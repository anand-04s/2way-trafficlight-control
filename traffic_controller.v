==> flow/design.v <==
`timescale 1ns/1ps
module traffic_controller #(
    parameter GREEN_CYCLES  = 100,
    parameter YELLOW_CYCLES = 20,
    parameter ALLRED_CYCLES = 10
)(
    input  clk,
    input  rst,                  
    output reg [2:0] ns_light,   
    output reg [2:0] ew_light    
);
    parameter S_NS_GREEN  = 3'd0;
    parameter S_NS_YELLOW = 3'd1;
    parameter S_ALL_RED_1 = 3'd2;
    parameter S_EW_GREEN  = 3'd3;
    parameter S_EW_YELLOW = 3'd4;
    parameter S_ALL_RED_2 = 3'd5;
    reg [2:0] state;
    reg [31:0] counter;  
    always @(posedge clk) begin
        if (rst) begin
            state   <= S_NS_GREEN;
            counter <= 0;
        end else begin
            case (state)
                S_NS_GREEN: begin
                    if (counter >= GREEN_CYCLES - 1) begin
                        state   <= S_NS_YELLOW;
                        counter <= 0;
                    end else counter <= counter + 1;
                end
                S_NS_YELLOW: begin
                    if (counter >= YELLOW_CYCLES - 1) begin
                        state   <= S_ALL_RED_1;
                        counter <= 0;
                    end else counter <= counter + 1;
                end
                S_ALL_RED_1: begin
                    if (counter >= ALLRED_CYCLES - 1) begin
                        state   <= S_EW_GREEN;
                        counter <= 0;
                    end else counter <= counter + 1;
                end
                S_EW_GREEN: begin
                    if (counter >= GREEN_CYCLES - 1) begin
                        state   <= S_EW_YELLOW;
                        counter <= 0;
                    end else counter <= counter + 1;
                end
                S_EW_YELLOW: begin
                    if (counter >= YELLOW_CYCLES - 1) begin
                        state   <= S_ALL_RED_2;
                        counter <= 0;
                    end else counter <= counter + 1;
                end
                S_ALL_RED_2: begin
                    if (counter >= ALLRED_CYCLES - 1) begin
                        state   <= S_NS_GREEN;
                        counter <= 0;
                    end else counter <= counter + 1;
                end
                default: begin
                    state   <= S_NS_GREEN;
                    counter <= 0;
                end
            endcase
        end
    end
    always @(*) begin
        ns_light = 3'b100;  
        ew_light = 3'b100;
        case (state)
            S_NS_GREEN: begin
                ns_light = 3'b001;  
                ew_light = 3'b100;  
            end
            S_NS_YELLOW: begin
                ns_light = 3'b010;  
                ew_light = 3'b100;  
            end
            S_ALL_RED_1: begin
                ns_light = 3'b100;
                ew_light = 3'b100;
            end
            S_EW_GREEN: begin
                ns_light = 3'b100;
                ew_light = 3'b001;
            end
            S_EW_YELLOW: begin
                ns_light = 3'b100;
                ew_light = 3'b010;
            end
            S_ALL_RED_2: begin
                ns_light = 3'b100;
                ew_light = 3'b100;
            end
        endcase
    end
endmodule
# From RTL to reports: traffic_controller
# What the tools print for traffic_controller, step after step.
# Lines are those of the file above, counted from 1.
# Operators: Yosys type, input widths -> output width; for muxes data width and select width s.
# Cell names lack the library's common part.
# Not given: -
[setup]
design = "traffic_controller"
clock = "clk"
library = "sky130hd"
pvt_corner = "tt_025C_1v80"

# Word level
# Source: Yosys, flattened and elaborated, memories not mapped. Widths are those after wreduce. Registers that Yosys merges into a memory's read port (data or address) are not register bits. Print and check cells do not count. Equal cells are merged and count once.
[bits]
romBits = 0
word_cells = 35
n_memories = 0
inputBits = 2
clocked_rd_ports_x_width = 0
ram_bits = 0
output_inout_bits = 6
latch_bits = 0
ff_bits = 35
[op_classes]
muxes = 13
cmp = 3
n_reduce_logical = 5
multipliers = 0
div = 0
n_addsub = 1
n_eq = 11
shift = 0
bitwise = 0
[ops]
columns = ["cell", "count"]
rows = [
  ["$pmux 32 s3", 1],
  ["$mux 32", 3],
  ["$add 32x1->32 const B", 1],
  ["$ge 32x4->1 const B", 1],
  ["$ge 32x5->1 const B", 1],
  ["$ge 32x7->1 const B", 1],
  ["$pmux 3 s6", 1],
  ["$mux 3", 6],
  ["$ne 2x2->1 const B", 6],
  ["$pmux 3 s2", 2],
  ["$reduce_or 2->1", 3],
  ["$eq 3x2->1 const B", 2],
  ["$eq 3x3->1 const B", 2],
  ["$reduce_and 6->1", 1],
  ["$eq 3x1->1 const B", 1],
  ["$logic_not 3->1", 1],
]

# Logic depth
# Yosys ltp: most cells in a row. Word level: on the elaborated netlist, between registers, memories and ports. Mapped: between sequential cells and ports; inverters and the memories' decode and read muxes count.
[logic_depth]
word_depth = 3
ABC_AREA = 0
ltp_mapped = 6
ltp_nobuf = 6

# Synthesis result
# Source: synth_stat.txt of the flow (Yosys; design flattened, memories mapped). It holds for the ABC_AREA given above (unset counts as 0); a run with the other value may have another netlist.
[synth_totals]
sequential_area_um2 = 760.7
yosys_area_um2 = 1285.0
n_buf = 4
ffs = 38
stdcells = 111
[by_type]
columns = ["cell", "count", "area_total_um2"]
rows = [
  ["dfxtp_1", 38, 760.73],
  ["a2111oi_4", 2, 55.053],
  ["ha_1", 3, 37.536],
  ["nand3_1", 6, 30.029],
  ["nor3_1", 6, 30.029],
  ["inv_1", 7, 26.275],
  ["o32ai_1", 3, 26.275],
  ["xnor2_1", 3, 26.275],
  ["a211oi_2", 2, 25.024],
  ["nor4_1", 4, 25.024],
  ["nor2_1", 6, 22.522],
  ["or3_4", 2, 22.522],
  ["o32ai_2", 1, 16.266],
  ["clkbuf_1", 4, 15.014],
  ["nand2_1", 4, 15.014],
  ["or4_1", 2, 15.014],
  ["a31oi_1", 2, 12.512],
  ["nor3b_2", 1, 12.512],
]
# Other cell types: 15; their cells: 15.

# Path before layout
# OpenSTA on the mapped netlist: ideal clock, no wires. The path of least setup slack (recovery checks aside). Input and output delay are each 20% of the period. Register names are those of the netlist, which keeps one name where synthesis merged equal registers.
[synth_path]
path_kind = "reg-to-reg"
startpoint = "register counter[1]"
endpoint = "register state"
t_arrival_ps = 1588
t_required_ps = 1858
slack_ps = 270
setup_ps = 122
t_first_pin_ps = 0
clock_period_ps = 1980
driving_pins = 7
delay_ps = 1710
path_buffers = 0
period_less_setup_slack_ps = 1710
# "delay_ps" = arrival - input delay + setup time.
# "driving_pins" counts driving pins, that of a launching flip-flop among them; a cell with two outputs on the path counts twice.
# "period_less_setup_slack_ps" is the clock period less the worst setup slack; recovery checks do not enter. This is arithmetic on one report: input and output delays are still those of the set period (20% each).
# Where an end lacks its bit number, it is one bit of the signal, or one of the new flip-flops if synthesis recoded a state register.
# At most two assigning lines are given for a register; there are more.
[synth_between]
path_cell_list = "dfxtp_1 > inv_1 > ha_1 > or3b_4 > a211oi_2 > nand3_1 > a221o_1"
[synth_rtl]
columns = ["item", "line_no", "source"]
rows = [
  ["from (decl)", 19, "reg [31:0] counter;"],
  ["from (assign)", 30, "end else counter <= counter + 1;"],
  ["from (assign)", 36, "end else counter <= counter + 1;"],
  ["to (assign)", 22, "state   <= S_NS_GREEN;"],
  ["to (assign)", 28, "state   <= S_NS_YELLOW;"],
  ["to (decl)", 18, "reg [2:0] state;"],
]
# No chain of elaborated cells between the ends is given.

# Worst path after layout
# Path of least setup slack in the final report of run A (OpenROAD, finished layout, wires in). Where an end is a register, its clock arrival counts in the times.
# The report prints the path's times to 10 ps; the period is as set.
[layout_path]
path_kind = "reg-to-reg"
startpoint = "register counter[1]"
endpoint = "register counter[4]"
clock_period_ps = 2670
t_arrival_ps = 2180
path_buffers = 0
slack_ps = 690
driving_pins = 7
t_required_ps = 2870
setup_ps = 90
t_first_pin_ps = 290
# The rows between start and end are the longest chain of elaborated cells between them; the timing report does not say that the signal goes this way. Where chains are equally long, one stands for them.
# Each line given opens the expression or statement behind the cell; cells for indexed reads and writes are added by Yosys, which also makes memories of some case tables.
# At most two assigning lines are given for a register; there are more.
[layout_between]
path_cell_list = "dfxtp_1 > inv_1 > ha_1 > or3b_4 > a2111oi_4 > a2111oi_4 > nor3_1"
elab_chain_cells = 3
cells_between = 8
classes_between = "add/sub: 1; compare: 3; mux: 4"
[layout_rtl]
columns = ["item", "line_no", "source"]
rows = [
  ["from (decl)", 19, "reg [31:0] counter;"],
  ["from (assign)", 30, "end else counter <= counter + 1;"],
  ["from (assign)", 36, "end else counter <= counter + 1;"],
  ["$add 32x1->32", 42, "end else counter <= counter + 1;"],
  ["$mux 32", 39, "if (counter >= ALLRED_CYCLES - 1) begin"],
  ["$pmux 32 s3", 25, "case (state)"],
  ["to (assign)", 30, ""],
  ["to (assign)", 36, ""],
  ["to (decl)", 19, ""],
]

# Top module traffic_controller; platform sky130hd; tools Yosys and OpenROAD; 2 stored runs in no particular order. Input and output delays are each 20% of the period that was set; the output load is 0.01 pF.

[[run]]
name = "run A"
[run.settings]
period_ns = 2.67
CORE_UTILIZATION = 26
SETUP_SLACK_MARGIN = 0.42
PLACE_DENSITY_LB_ADDON = 0.2
CORE_ASPECT_RATIO = 1.94
CORE_MARGIN = 8
CELL_PAD_IN_SITES_DETAIL_PLACEMENT = 2
CAP_MARGIN = 40
SLEW_MARGIN = 30
MAX_ROUTING_LAYER = "met4"
[run.results]
utilization_pct = 34.3
finish.stdcell_area_um2 = 1636.6
synth_chip_area_um2 = 1285.0
tns_setup_ps = 0
design_die_area_um2 = 7572.8
final_setup_ws_ps = 692

[[run]]
name = "run B"
[run.settings]
period_ns = 2.48
CORE_UTILIZATION = 67
SETUP_SLACK_MARGIN = 0.17
PLACE_DENSITY = 0.65
CELL_PAD_IN_SITES_DETAIL_PLACEMENT = 0
TNS_END_PERCENT = 100
CTS_CLUSTER_DIAMETER = 320
SLEW_MARGIN = 15
MIN_ROUTING_LAYER = "met1"
MAX_ROUTING_LAYER = "met4"
CAP_MARGIN = 20
CORE_MARGIN = 2
[run.results]
utilization_pct = 87.4
finish.stdcell_area_um2 = 1542.7
synth_chip_area_um2 = 1285.0
tns_setup_ps = 0
design_die_area_um2 = 2284.4
final_setup_ws_ps = 423
